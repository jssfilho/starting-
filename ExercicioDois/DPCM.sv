==> flow/design.v <==
module DPCM(input signed [7:0] prdata, input pclk, preset, input pSel, pEnable, pWrite,output signed [7:0] out,
output pReady, output [1:0] estado);
	reg signed [7:0] ant;
	enum  reg [1:0] {IDLE,SETUP,ACCESS} state;
	wire signed [8:0] xIn;
	wire signed [7:0] yOut;
	sat s(preset, xIn, yOut);
	assign estado = state;
	assign xIn = prdata - ant;
	always @ (posedge pclk or posedge preset) begin
		if (preset)begin
			state <= IDLE;
		end
		else
			case (state)
				IDLE:begin
					if(pSel) begin
						state<=SETUP;
					end
					else
						state<=IDLE;
				end
				SETUP:begin
					if(pEnable)begin
						pReady<=1;
						state<=ACCESS;
					end
					else
						state<=ACCESS;
				end
				ACCESS:begin
					if(pWrite & pSel) begin
						pReady<=0;
						out <= yOut;
						ant <= prdata;
						state <= SETUP;
					end
					else
						state<=IDLE;
				end
			endcase
	end
endmodule
module sat(input reset, input reg signed [8:0] in,output reg signed [7:0] out);
	reg signed [7:0] limSup=120;
	reg signed [7:0] limInf=-120;
always @ (in or reset) begin
	if (reset) 
	begin
		out <= 8'b00000000;
	end
	else 
	begin
		if(in>limSup)begin
			out<=limSup;
			end
		else if(in<limInf)begin
			out<=limInf;
			end
		else begin
			out<=in;
			end
	end
end
endmodule 
; From RTL to reports: DPCM
; The steps from the RTL of DPCM to its reports follow in flow order.
; Lines are those of the file above, counted from 1.
; Operators: Yosys type, input widths -> output width; for muxes data width and select width s.
; Library cell names are shortened.
; Not given: n/a
[inputs]
top_module = DPCM
clock_port = pclk
library = sky130hd
corner = tt_025C_1v80

; Word level
; Yosys after proc, flatten, opt, wreduce and memory -nomap, before mapping. Memory bits, and registers merged into a memory's read port (data or address), are not among the register bits. Print and check cells are not counted. Equal cells are merged and count once.
[bits]
input_bits = 13
elab_cells = 27
register_bits = 19
out_inout_bits = 11
[classes]
n_reduce_logical = 6
logic = 2
n_eq = 4
n_cmp = 2
mux = 7
addsub = 1
[ops]
columns = cell, n
row1 = $sub 8x8->9, 1
row2 = $gt 9x8->1 const B, 1
row3 = $lt 9x8->1 const B, 1
row4 = $mux 8, 1
row5 = $pmux 2 s3, 1
row6 = $ne 2x2->1 const B, 2
row7 = $reduce_and 4->1, 1
row8 = $mux 1, 4
row9 = $reduce_and 3->1, 1
row10 = $reduce_bool 3->1, 1
row11 = $eq 2x1->1 const B, 1
row12 = $eq 2x2->1 const B, 1
row13 = $logic_not 2->1, 1
row14 = $reduce_bool 2->1, 1
row15 = $reduce_or 2->1, 1
row16 = $pmux 1 s2, 1
row17 = $and 1x1->1, 1
row18 = $not 1->1, 1

; Depth
; Yosys ltp: most cells in a row. Word level: on the elaborated netlist, between registers, memories and ports. Mapped: between sequential cells and ports; inverters and the memories' decode and read muxes count.
[depth]
word_depth = 3
ABC_AREA = 0
mapped_depth = 9
mapped_depth_nobuf = 9

; Synthesis result
; The flow's flattened synthesis, as Yosys stat reports it; memories are mapped. The netlist is that of the ABC_AREA named above (0 if unset); the other value can give another one.
; Totals and module areas in this step are rounded.
[types]
columns = type, n, area_total_um2
row1 = edfxtp_1, 17, 510.49
row2 = ha_1, 11, 137.632
row3 = inv_1, 16, 60.058
row4 = dfrtp_1, 2, 50.048
row5 = a21oi_1, 8, 40.038
row6 = o21a_1, 4, 30.029
row7 = o21ai_0, 6, 30.029
row8 = o311ai_4, 1, 26.275
row9 = xor2_1, 3, 26.275
row10 = nor3_1, 5, 25.024
row11 = fa_1, 1, 20.019
row12 = mux2i_1, 2, 20.019
row13 = nand3b_4, 1, 20.019
row14 = nand2_1, 5, 18.768
row15 = nand4bb_2, 1, 16.266
row16 = xnor2_2, 1, 16.266
row17 = a21o_1, 2, 15.014
row18 = a2bb2oi_2, 1, 15.014
; Other cell types: 29; their cells: 33.
[synth_totals]
cells = 120
flip_flops = 19
synth_area_um2 = 1300
buf_cells = 3
seqArea_um2 = 560
; The figures by module come from a second, unflattened synthesis with its own total; it is not the netlist above.
[hier_totals]
hier_cells = 115
hier_area_um2 = 1200
; Rows give one instance, submodules left out.
[modules]
columns = module, area_um2, instances, n_cells, mod_seq_area_um2
row1 = DPCM, 1100, 1, 95, 560
row2 = sat, 130, 1, 20, 0.0

; Worst setup path after synthesis
; Path of least setup slack by OpenSTA after synthesis, without wires, with an ideal clock, recovery checks aside; 20% of the period is set as input and as output delay. Where synthesis merged equal registers, the netlist keeps one of their names.
[synth_timing]
kind = input to register
start = in prdata[0]
end = reg out[0]
stages = 9
t_first_pin_ns = 0.538
setup_ns = 0.268
arrival_ns = 2.146
period_ns = 2.69
t_required_ns = 2.422
path_buffers = 0
input_delay_ns = 0.538
slack_ns = 0.275
delay_ns = 1.876
period_less_setup_slack_ns = 2.415
; "delay_ns" = arrival - input delay + setup time.
; "stages": output pins that drive a net of the path, with the launching flip-flop's if there is one; two outputs of one cell count as two.
; "period_less_setup_slack_ns" is the clock period less the worst setup slack; recovery checks do not enter. This is arithmetic on one report: input and output delays are still those of the set period (20% each).
; The rows between start and end are the longest chain of elaborated cells between them; the timing report does not say that the signal goes this way. Where chains are equally long, one stands for them.
; A line is the first line of the expression or statement that the cell stems from. Yosys adds cells for indexed reads and writes and turns some case tables into memories.
[synth_via]
cell_sequence = inv_1 -> ha_1 -> fa_1 -> nor2b_4 -> o21a_1 -> nor3_1 -> nand4bb_2 -> o311ai_4 -> a21oi_1
elab_chain_cells = 3
cells_between = 4
lines_between = 3
classes_between = 1 x add/sub; 2 x compare; 1 x reduce/logical
[synth_rtl]
columns = element, line_no
row1 = start: declaration, 1  ; module DPCM(input signed [7:0] prdata, input pclk, preset, input pSel, pEnable, pWrite,output signed [7:0] out ...
row2 = $sub 8x8->9, 9  ; assign xIn = prdata - ant;
row3 = $lt 9x8->1, 57  ; else if(in<limInf)begin
row4 = $reduce_or 2->1, n/a
row5 = end: assignment, 34  ; out <= yOut;
row6 = end: declaration, 1

; Path in the finished layout
; Path of least setup slack in the final report of record 1 (OpenROAD, finished layout, wires in). Where an end is a register, its clock arrival counts in the times.
[layout_timing]
kind = register to register
start = reg ant[0]
end = reg out[1]
path_buffers = 1
t_first_pin_ns = 0.26
arrival_ns = 2.40
stages = 10
setup_ns = 0.26
period_ns = 2.05
slack_ns = -0.35
t_required_ns = 2.05
; The rows between start and end are the longest chain of elaborated cells between them; the timing report does not say that the signal goes this way. Where chains are equally long, one stands for them.
[layout_via]
cell_sequence = edfxtp_1 -> ha_4 -> fa_2 -> nor2b_4 -> buf_6 -> o2111ai_4 -> nand3b_4 -> xor2_2 -> o31ai_4 -> a21oi_2
elab_chain_cells = 3
cells_between = 4
lines_between = 3
classes_between = 1 x add/sub; 2 x compare; 1 x reduce/logical
[layout_rtl]
columns = element, line_no
row1 = start: declaration, 3  ; reg signed [7:0] ant;
row2 = start: assignment, 35  ; ant <= prdata;
row3 = $sub 8x8->9, 9  ; assign xIn = prdata - ant;
row4 = $lt 9x8->1, 57  ; else if(in<limInf)begin
row5 = $reduce_or 2->1, n/a
row6 = end: assignment, 34  ; out <= yOut;
row7 = end: declaration, 1  ; module DPCM(input signed [7:0] prdata, input pclk, preset, input pSel, pEnable, pWrite,output signed [7:0] out ...

; Module DPCM, platform sky130hd: 2 stored runs of the flow (Yosys, OpenROAD) with differing settings, in no particular order. Input and output delays are each 20% of the period that was set; the output load is 0.01 pF.
; "achievedPeriod_ns" is the run's clock period less its worst setup slack. It is reckoned from that one timing run; input and output delays stay at 20% of the period that was set.
; "worstPathTime_ns" means the part of the period allowed to the worst setup path (the constraints hold back 20% at inputs and 20% at outputs) less its slack; where the path has registers, the arrival times of their clocks count too.
; "power_w" is the tool's figure for a default switching activity; nothing was simulated.
; Results are given in rounded form.

[record 1: settings]
period_ns = 2.05
CORE_UTILIZATION = 48
SETUP_SLACK_MARGIN = -0.07
PLACE_DENSITY_LB_ADDON = 0.21
CORE_ASPECT_RATIO = 0.72
CORE_MARGIN = 3
CELL_PAD_IN_SITES_GLOBAL_PLACEMENT = 1
CAP_MARGIN = 20
SLEW_MARGIN = 20
[record 1: results]
yosys.chip_area_um2 = 1300
worstPathTime_ns = 2.40
worstPathKind = register to register
setup_worst_slack_ns = -0.35
power_w = 0.0013
achievedPeriod_ns = 2.402
setup_tns_ns = -1.9
finalUtil_frac = 0.81
die_um2 = 3500

[record 2: settings]
period_ns = 4.0
CORE_UTILIZATION = 38
PLACE_DENSITY_LB_ADDON = 0.2
CORE_ASPECT_RATIO = 1.94
CORE_MARGIN = 9
CELL_PAD_IN_SITES_GLOBAL_PLACEMENT = 0
TNS_END_PERCENT = 75
ABC_AREA = 1
GPL_ROUTABILITY_DRIVEN = 1
CTS_CLUSTER_SIZE = 45
CAP_MARGIN = 40
SLEW_MARGIN = 15
[record 2: results]
yosys.chip_area_um2 = 1300
worstPathTime_ns = 2.01
worstPathKind = input to register
setup_worst_slack_ns = 1.2
power_w = 0.00058
achievedPeriod_ns = 2.812
setup_tns_ns = 0.000
finalUtil_frac = 0.51
die_um2 = 5800
